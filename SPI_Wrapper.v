==> flow/design.v <==
module SPI_Single_Port_RAM 
(
    input clk , rst_n , 
    input [9:0] din ,  
    input rx_valid ,  
    output reg [7:0] dout ,  
    output reg tx_valid    
);
localparam MEM_DEPTH = 256 ; 
localparam MEM_WIDTH = 8   ; 
reg [MEM_WIDTH-1 : 0] RAM [MEM_DEPTH-1 : 0] ;  
reg [7:0] temp_address ;  
integer i ;
always @(posedge clk) 
begin
    if(!rst_n)
        begin
            dout <= 8'h00;  
            tx_valid <= 1'b0;  
            temp_address <= 8'h00;
            for(i=0 ; i<MEM_DEPTH ; i=i+1)
               begin
                    RAM[i] <= { MEM_WIDTH{1'b0} } ;                
               end
        end
    else
        begin
            if (rx_valid) 
            begin
                case (din[9:8])  
                    2'b00: 
                        temp_address <= din[7:0];  
                    2'b01: 
                        RAM[temp_address] <= din[7:0];  
                    2'b10: 
                        temp_address <= din[7:0];  
                    2'b11: 
                        dout <= RAM[temp_address];  
                endcase
            end
            tx_valid <= (din[9:8] == 2'b11) ? 1'b1 : 1'b0;  
        end
end
endmodule
module SPI_Slave
(
    input clk , rst_n  ,         
    input MOSI ,                 
    input SS_n ,                
    input tx_valid ,          
    input [7 : 0] tx_data ,  
    output reg MISO ,               
    output reg rx_valid ,          
    output reg [9 : 0] rx_data   
);
 reg [2:0] CS , NS ;
 reg [3:0] counter_1 ;  
 reg [2:0] counter_2 ;  
 reg Is_the_address_sent = 1'b0;  
 reg [9 : 0] SPI_Slave_register ;    
 localparam IDLE      = 3'b000  ;
 localparam CHK_CMD   = 3'b001  ;
 localparam WRITE     = 3'b010  ;
 localparam READ_ADD  = 3'b011  ;
 localparam READ_DATA = 3'b100  ;
(* fsm_encoding = "Gray"  *)
always @(posedge clk or negedge rst_n) 
begin
        if( ! rst_n )
                CS <= IDLE ; 
        else
                CS <= NS ;
end
    always @(*) 
    begin
        case (CS)
            IDLE: 
                begin
                    if( SS_n || !rst_n )
                        NS = IDLE ;
                    else
                        NS = CHK_CMD ;    
                end
            CHK_CMD:
                    begin
                        if(SS_n)
                            NS = IDLE;
                        else if( (SS_n == 0) && (MOSI == 0) ) 
                            NS = WRITE;  
                        else if((SS_n == 0) && (MOSI == 1)) 
                            begin
                                if(Is_the_address_sent) 
                                    NS = READ_DATA;  
                                else 
                                    NS = READ_ADD;    
                            end
                        else
                            NS = CHK_CMD;  
                    end
            WRITE:
                begin
                    if(SS_n)
                        NS = IDLE;
                    else
                        NS = WRITE;  
                end
            READ_ADD:
                begin
                    if(SS_n)
                        NS = IDLE;
                    else
                        NS = READ_ADD;  
                end
            READ_DATA:
                begin
                    if(SS_n)
                        NS = IDLE;
                    else 
                        NS = READ_DATA;  
                end
            default: NS = IDLE;  
        endcase
    end
always @(posedge clk)  
begin
        if(rst_n)  
        begin
            case (CS) 
                IDLE:  
                    begin
                        MISO <= 0;
                        counter_1 <= 4'b0000 ;
                        counter_2 <= 3'b000 ;
                        rx_valid  <= 1'b0 ;
                        rx_data   <= 10'b0 ;
                    end
                CHK_CMD: 
                        begin
                            MISO <= 0;
                            rx_data <= 0;
                            rx_valid <= 0;        
                        end
                WRITE: 
                    begin
                            if (counter_1 < 10) 
                                begin
                                    SPI_Slave_register <= (SPI_Slave_register<<1) | MOSI  ;  
                                    counter_1 <= counter_1 + 1;
                                    rx_valid  <= 1'b0;
                                end 
                            else 
                                begin
                                    counter_1 <= 4'h0;
                                    rx_data  <= SPI_Slave_register;
                                    rx_valid <= 1'b1;
                                    SPI_Slave_register <= 10'd0;
                                end
                    end
                READ_ADD: 
                        begin
                              Is_the_address_sent <= 1'b1 ;  
                            if (counter_1 < 10) 
                                begin
                                    SPI_Slave_register <= (SPI_Slave_register<<1) | MOSI  ;  
                                    counter_1 <= counter_1 + 1;
                                    rx_valid  <= 1'b0;
                                end 
                            else 
                                begin
                                    counter_1 <= 4'h0;
                                    rx_data  <= SPI_Slave_register;
                                    rx_valid <= 1'b1;
                                    SPI_Slave_register <= 10'd0;
                                end
                        end
                    READ_DATA: 
                            begin
                                Is_the_address_sent <= 1'b0;   
                                if (counter_1 < 10) 
                                    begin
                                        SPI_Slave_register <= (SPI_Slave_register << 1) | MOSI;
                                        counter_1 <= counter_1 + 1;
                                        rx_valid  <= 1'b0;
                                    end 
                                else 
                                    begin
                                        counter_1 <= 4'h0;
                                        rx_data  <= SPI_Slave_register;
                                        rx_valid <= 1'b1;
                                        SPI_Slave_register <= 10'd0;
                                    end
                                if ( tx_valid ) 
                                    begin
                                        MISO <= tx_data[7 - counter_2];
                                        counter_2 <= counter_2 + 1;
                                    end 
                                else
                                    begin
                                        MISO <= 0;  
                                    end
                            end
                default: 
                    begin
                         MISO <= 0;
                        counter_1 <= 4'b0000 ;
                        counter_2 <= 3'b000 ;
                        Is_the_address_sent <= 1'b0 ;
                        rx_valid <= 1'b0 ;
                        rx_data <= 10'b0 ;
                    end
            endcase
        end
end
endmodule
module SPI_Wrapper_top_module
(
    input  wire clk , rst_n ,
    input  wire MOSI , SS_n ,
    output wire MISO     
);
wire [9:0] RAM_data_in ;
wire [7:0] RAM_data_out ;
wire rx , tx ;
SPI_Single_Port_RAM mem ( 
                          .clk(clk) ,
                          .rst_n(rst_n) ,
                          .rx_valid(rx) ,
                          .tx_valid(tx) ,
                          .din(RAM_data_in) , 
                          .dout(RAM_data_out) 
                        ) ;
SPI_Slave DUT (   
                  .clk(clk)             ,
                  .SS_n(SS_n)           ,     
                  .MOSI(MOSI)           ,
                  .MISO(MISO)           ,
                  .rst_n(rst_n)         ,
                  .tx_valid(tx)         ,
                  .rx_valid(rx)         ,
                  .rx_data(RAM_data_in) ,
                  .tx_data(RAM_data_out)
              ) ;
endmodule
# Reports on SPI_Wrapper_top_module
# What the tools print for SPI_Wrapper_top_module, step after step.
# Line numbers count from 1 in the design file above.
# Library cell names are shortened.
setup:
  top_module: "SPI_Wrapper_top_module"
  clock: "clk"
  library: "sky130hd"
  lib_corner: "tt_025C_1v80"

# Elaborated design
# Yosys after proc, flatten, opt, wreduce and memory -nomap, before mapping. Memory bits, and registers merged into a memory's read port (data or address), are not among the register bits. Print and check cells are not counted.
# Memory sizes are those after Yosys's memory passes, which may raise the word count (mostly to a power of two), join words into wider ones and drop unused or constant bits.
word_totals:
  register_bits: 42
  mem_bits_rw: 2048
  memories: 1
  input_bits: 4
  output_inout_bits: 1
  word_cells: 83
classes:
  n_addsub: 3
  cmp: 1
  equal: 8
  n_shift: 1
  n_mux: 31
  bitwise: 7
  n_reduce_logical: 21
mem_list:
  columns: ["memory", "size", "word_bits", "line", "source"]
  rows:
  - ["mem.RAM", 256, 8, 11, "reg [MEM_WIDTH-1 : 0] RAM [MEM_DEPTH-1 : 0] ;"]
op_table:
  columns: ["cell", "count"]
  rows:
  - ["two-way mux 8 bit", 6]
  - ["variable part select 8 x 32 -> 1 bit", 1]
  - ["two-way mux 10 bit", 3]
  - ["two-way mux 3 bit", 6]
  - ["case mux 3 bit (select 5 bit)", 1]
  - ["AND reduction 2 bit", 6]
  - ["OR reduction 3 bit", 4]
  - ["bitwise OR 10 x 1 -> 10 bit", 1]
  - ["case mux 4 bit (select 2 bit)", 1]
  - ["two-way mux 1 bit", 7]
  - ["inverter 1 bit", 6]
  - ["equality test 3 x 2 -> 1 bit (second input constant)", 2]
  - ["case mux 3 bit (select 2 bit)", 1]
  - ["case mux 1 bit (select 2 bit)", 3]
  - ["equality test 2 bit (second input constant)", 2]
  - ["OR reduction 2 bit", 2]
  - ["subtractor 3 x 3 -> 4 bit (first input constant)", 1]
  - ["adder 4 x 1 -> 4 bit (second input constant)", 1]
  - ["< comparator 4 bit (second input constant)", 1]
  - ["two-way mux 4 bit", 1]
  - ["two-way mux 2 bit", 2]
  - ["adder 3 x 1 -> 3 bit (second input constant)", 1]
  - ["equality test 3 x 1 -> 1 bit (second input constant)", 1]
  - ["equality test 3 bit (second input constant)", 1]
  - ["logical NOT 3 bit", 1]
  - ["AND reduction 3 bit", 1]
  - ["nonzero test 3 bit", 1]
  - ["logical AND 1 bit", 2]
# Not listed: further kinds 5, cells in them 6.

# Longest topological paths
# Depth = most cells in a row (Yosys ltp): at word level without a register or memory, in the mapped netlist without a sequential cell, where the memories' decode and read muxes count.
logic_depth:
  word_depth: 6
  ABC_AREA: 0
  mapped_depth: 13
  depth_no_buf: 7

# After synthesis
# The flow's flattened synthesis, as Yosys stat reports it; memories are mapped. The netlist is that of the ABC_AREA named above (0 if unset); the other value can give another one.
# Totals and module areas in this step are rounded.
types:
  columns: ["type", "count", "type_area_um2"]
  rows:
  - ["edfxtp_1", 2078, 6.24E+04]
  - ["and3_1", 1866, 1.17E+04]
  - ["mux4_2", 503, 1.13E+04]
  - ["clkbuf_1", 716, 2.69E+03]
  - ["nand2_1", 622, 2.33E+03]
  - ["mux2i_1", 148, 1.48E+03]
  - ["and2_1", 216, 1.35E+03]
  - ["buf_2", 92, 460.442]
  - ["nor2_1", 91, 341.578]
  - ["dfxtp_1", 17, 340.326]
  - ["a32oi_1", 38, 332.819]
  - ["buf_4", 42, 315.302]
  - ["a22oi_1", 35, 262.752]
  - ["o21ai_0", 52, 260.25]
  - ["nand3_1", 51, 255.245]
  - ["buf_6", 18, 202.694]
  - ["mux2_2", 17, 191.434]
  - ["a21oi_1", 37, 185.178]
# Not listed: further types 47, cells in them 231.
mapped:
  cells: 6870
  mapped_area_um2: 98000
  seq_area_um2: 62900
  ff_cells: 2100
  buf_cells: 895
# The figures by module come from a second, unflattened synthesis with its own total; it is not the netlist above.
hier_totals:
  cells_unflattened: 6982
  area_unflattened_um2: 98600
# Each row is one instance without its submodules.
modules:
  columns: ["mod", "n_inst", "n_cells", "area_um2", "mod_seq_area_um2"]
  rows:
  - ["SPI_Single_Port_RAM", 1, 6877, 97100, 61800]
  - ["SPI_Slave", 1, 105, 1490, 1030]
  - ["SPI_Wrapper_top_module", 1, 0, 0.0, 0.0]

# Worst setup path after synthesis
# Path of least setup slack by OpenSTA after synthesis, without wires, with an ideal clock, recovery checks aside; 20% of the period is set as input and as output delay. Where synthesis merged equal registers, the netlist keeps one of their names.
synth_path:
  path_type: "in2reg"
  from: "in rst_n"
  to: "mem mem.RAM[121][0]"
  tclk_ns: 3.26
  in_delay_ns: 0.652
  setup_time_ns: 0.329
  launch_ns: 0.652
  t_arrival_ns: 2.528
  required_time_ns: 2.931
  setup_slack_ns: 0.403
  delay_ns: 2.205
  path_stages: 9
  n_path_buf: 4
  period_less_setup_slack_ns: 2.857
# "delay_ns" is the arrival time less input delay plus setup time.
# "path_stages" counts driving pins, that of a launching flip-flop among them; a cell with two outputs on the path counts twice.
# "period_less_setup_slack_ns" = period - worst setup slack (recovery checks aside). The figure is calculated, with input and output delays left at 20% of the set period.
# Between the ends stands the longest chain of elaborated cells between them, by number of cells; it is not shown to be the way that was timed. Of several equally long chains one is given.
# Each line given opens the expression or statement behind the cell; cells for indexed reads and writes are added by Yosys, which also makes memories of some case tables.
# The path ends at the enable pin of a flip-flop; only ways to that pin are counted.
synth_between:
  cell_sequence: "buf_2 > and4b_1 > clkbuf_1 > nand3_1 > nor2_1 > clkbuf_1 > clkbuf_1 > nand2_1 > nand2_1"
  elab_chain_cells: 1
  cone_cells: 3
  lines_between: 1
  classes_between: "mux (3)"
synth_rtl:
  columns: ["element", "line", "source"]
  rows:
  - ["from (decl)", 217, "input  wire clk , rst_n ,"]
  - ["two-way mux 8 bit", 16, "if(!rst_n)"]
  - ["to (decl)", 11, "reg [MEM_WIDTH-1 : 0] RAM [MEM_DEPTH-1 : 0] ;"]

# Timing after layout
# Path of least setup slack in the final report of run 2 (OpenROAD, finished layout, wires in). Where an end is a register, its clock arrival counts in the times.
layout_path:
  path_type: "reg2reg"
  from: "reg mem.temp_address[1]"
  to: "reg mem.dout[0]"
  tclk_ns: 3.16
  setup_time_ns: 0.12
  launch_ns: 0.87
  t_arrival_ns: 3.87
  required_time_ns: 3.91
  setup_slack_ns: 0.04
  path_stages: 12
  n_path_buf: 4
# At most two assigning lines are given for a register; there are more.
layout_between:
  cell_sequence: "dfxtp_4 > buf_12 > buf_12 > buf_12 > buf_12 > mux2_2 > o22ai_1 > nor3b_1 > o22ai_1 > nand4_1 > nand3b_1 > a31oi_1"
layout_rtl:
  columns: ["element", "line", "source"]
  rows:
  - ["from (decl)", 12, "reg [7:0] temp_address ;"]
  - ["from (assign)", 32, "temp_address <= din[7:0];"]
  - ["from (assign)", 36, "temp_address <= din[7:0];"]
  - ["to (decl)", 6, "output reg [7:0] dout ,"]
# Chain of elaborated cells between the ends: none given.

--- measured runs ---
Flow measurements of SPI_Wrapper_top_module on sky130hd: 2 stored runs with different settings, listed in no order. Input and output delays are each 20% of the period that was set; the output load is 0.01 pF.
"timing.achieved_period_ns" = clock period - worst setup slack. The figure is calculated, with input and output delays left at 20% of the set period.
"timing.worst_path_ns" = time allowed to the worst setup path (clock period - input delay - output delay, where it has them) - its slack; a late launch clock adds to it, a late capture clock takes from it.
By "total_power_w" is meant OpenSTA's value without simulated activity: inputs other than the clock are taken to toggle once in ten clock periods, and the tool carries that through the logic.
Results are given in rounded form.

--- run 1 ---
==> flow/run.sh <==
#!/bin/bash
# the make line also repeats the synthesis and layout settings of config.mk as NAME=value (left out here)
make -C /OpenROAD-flow-scripts/flow DESIGN_CONFIG=/design/flow/config.mk WORK_HOME=/design/flow/orfs CLKGATE_MAP_FILE= finish
==> flow/config.mk <==
export PLATFORM = sky130hd
export DESIGN_NAME = SPI_Wrapper_top_module
export DESIGN_NICKNAME = SPI_Wrapper_top_module
export VERILOG_FILES = /design/flow/design.v
export SDC_FILE = /design/flow/constraint.sdc
export NUM_CORES = 4
export LEC_CHECK = 0
export CAP_MARGIN = 5
export CELL_PAD_IN_SITES_DETAIL_PLACEMENT = 0
export CELL_PAD_IN_SITES_GLOBAL_PLACEMENT = 2
export CORE_MARGIN = 2
export CORE_UTILIZATION = 70
export CTS_CLUSTER_SIZE = 89
export GPL_TIMING_DRIVEN = 1
export MAX_ROUTING_LAYER = met4
export PLACE_DENSITY_LB_ADDON = 0.21
export SLEW_MARGIN = 20
==> flow/constraint.sdc <==
create_clock -name core_clock -period 3.48 [get_ports {clk}]
set_input_delay 0.6960 -clock core_clock [delete_from_list [all_inputs] [get_ports {clk}]]
set_output_delay 0.6960 -clock core_clock [all_outputs]
set_load 0.01 [all_outputs]

==> results, as YAML <==
outcome: "no results, placement failed with FLW-0024"

--- run 2 ---
==> flow/run.sh <==
#!/bin/bash
# the make line also repeats the synthesis and layout settings of config.mk as NAME=value (left out here)
make -C /OpenROAD-flow-scripts/flow DESIGN_CONFIG=/design/flow/config.mk WORK_HOME=/design/flow/orfs CLKGATE_MAP_FILE= finish
==> flow/config.mk <==
export PLATFORM = sky130hd
export DESIGN_NAME = SPI_Wrapper_top_module
export DESIGN_NICKNAME = SPI_Wrapper_top_module
export VERILOG_FILES = /design/flow/design.v
export SDC_FILE = /design/flow/constraint.sdc
export NUM_CORES = 4
export LEC_CHECK = 0
export CAP_MARGIN = 20
export CORE_MARGIN = 2
export CORE_UTILIZATION = 24
export SLEW_MARGIN = 20
==> flow/constraint.sdc <==
create_clock -name core_clock -period 3.16 [get_ports {clk}]
set_input_delay 0.6320 -clock core_clock [delete_from_list [all_inputs] [get_ports {clk}]]
set_output_delay 0.6320 -clock core_clock [all_outputs]
set_load 0.01 [all_outputs]

==> results, as YAML <==
results:
  stdcell_area_um2: 114000
  timing.worst_path_ns: 3.12
  critical_path_type: "reg2reg"
  post_route_util_pct: 28.1
  fin_hold_ws_ns: 0.423
  tns_ns: 0.000
  synth_chip_area_um2: 98000
  worstSetupSlack_ns: 0.041
  die_area_um2: 414000
  timing.achieved_period_ns: 3.119
  total_power_w: 0.0607
--- end ---
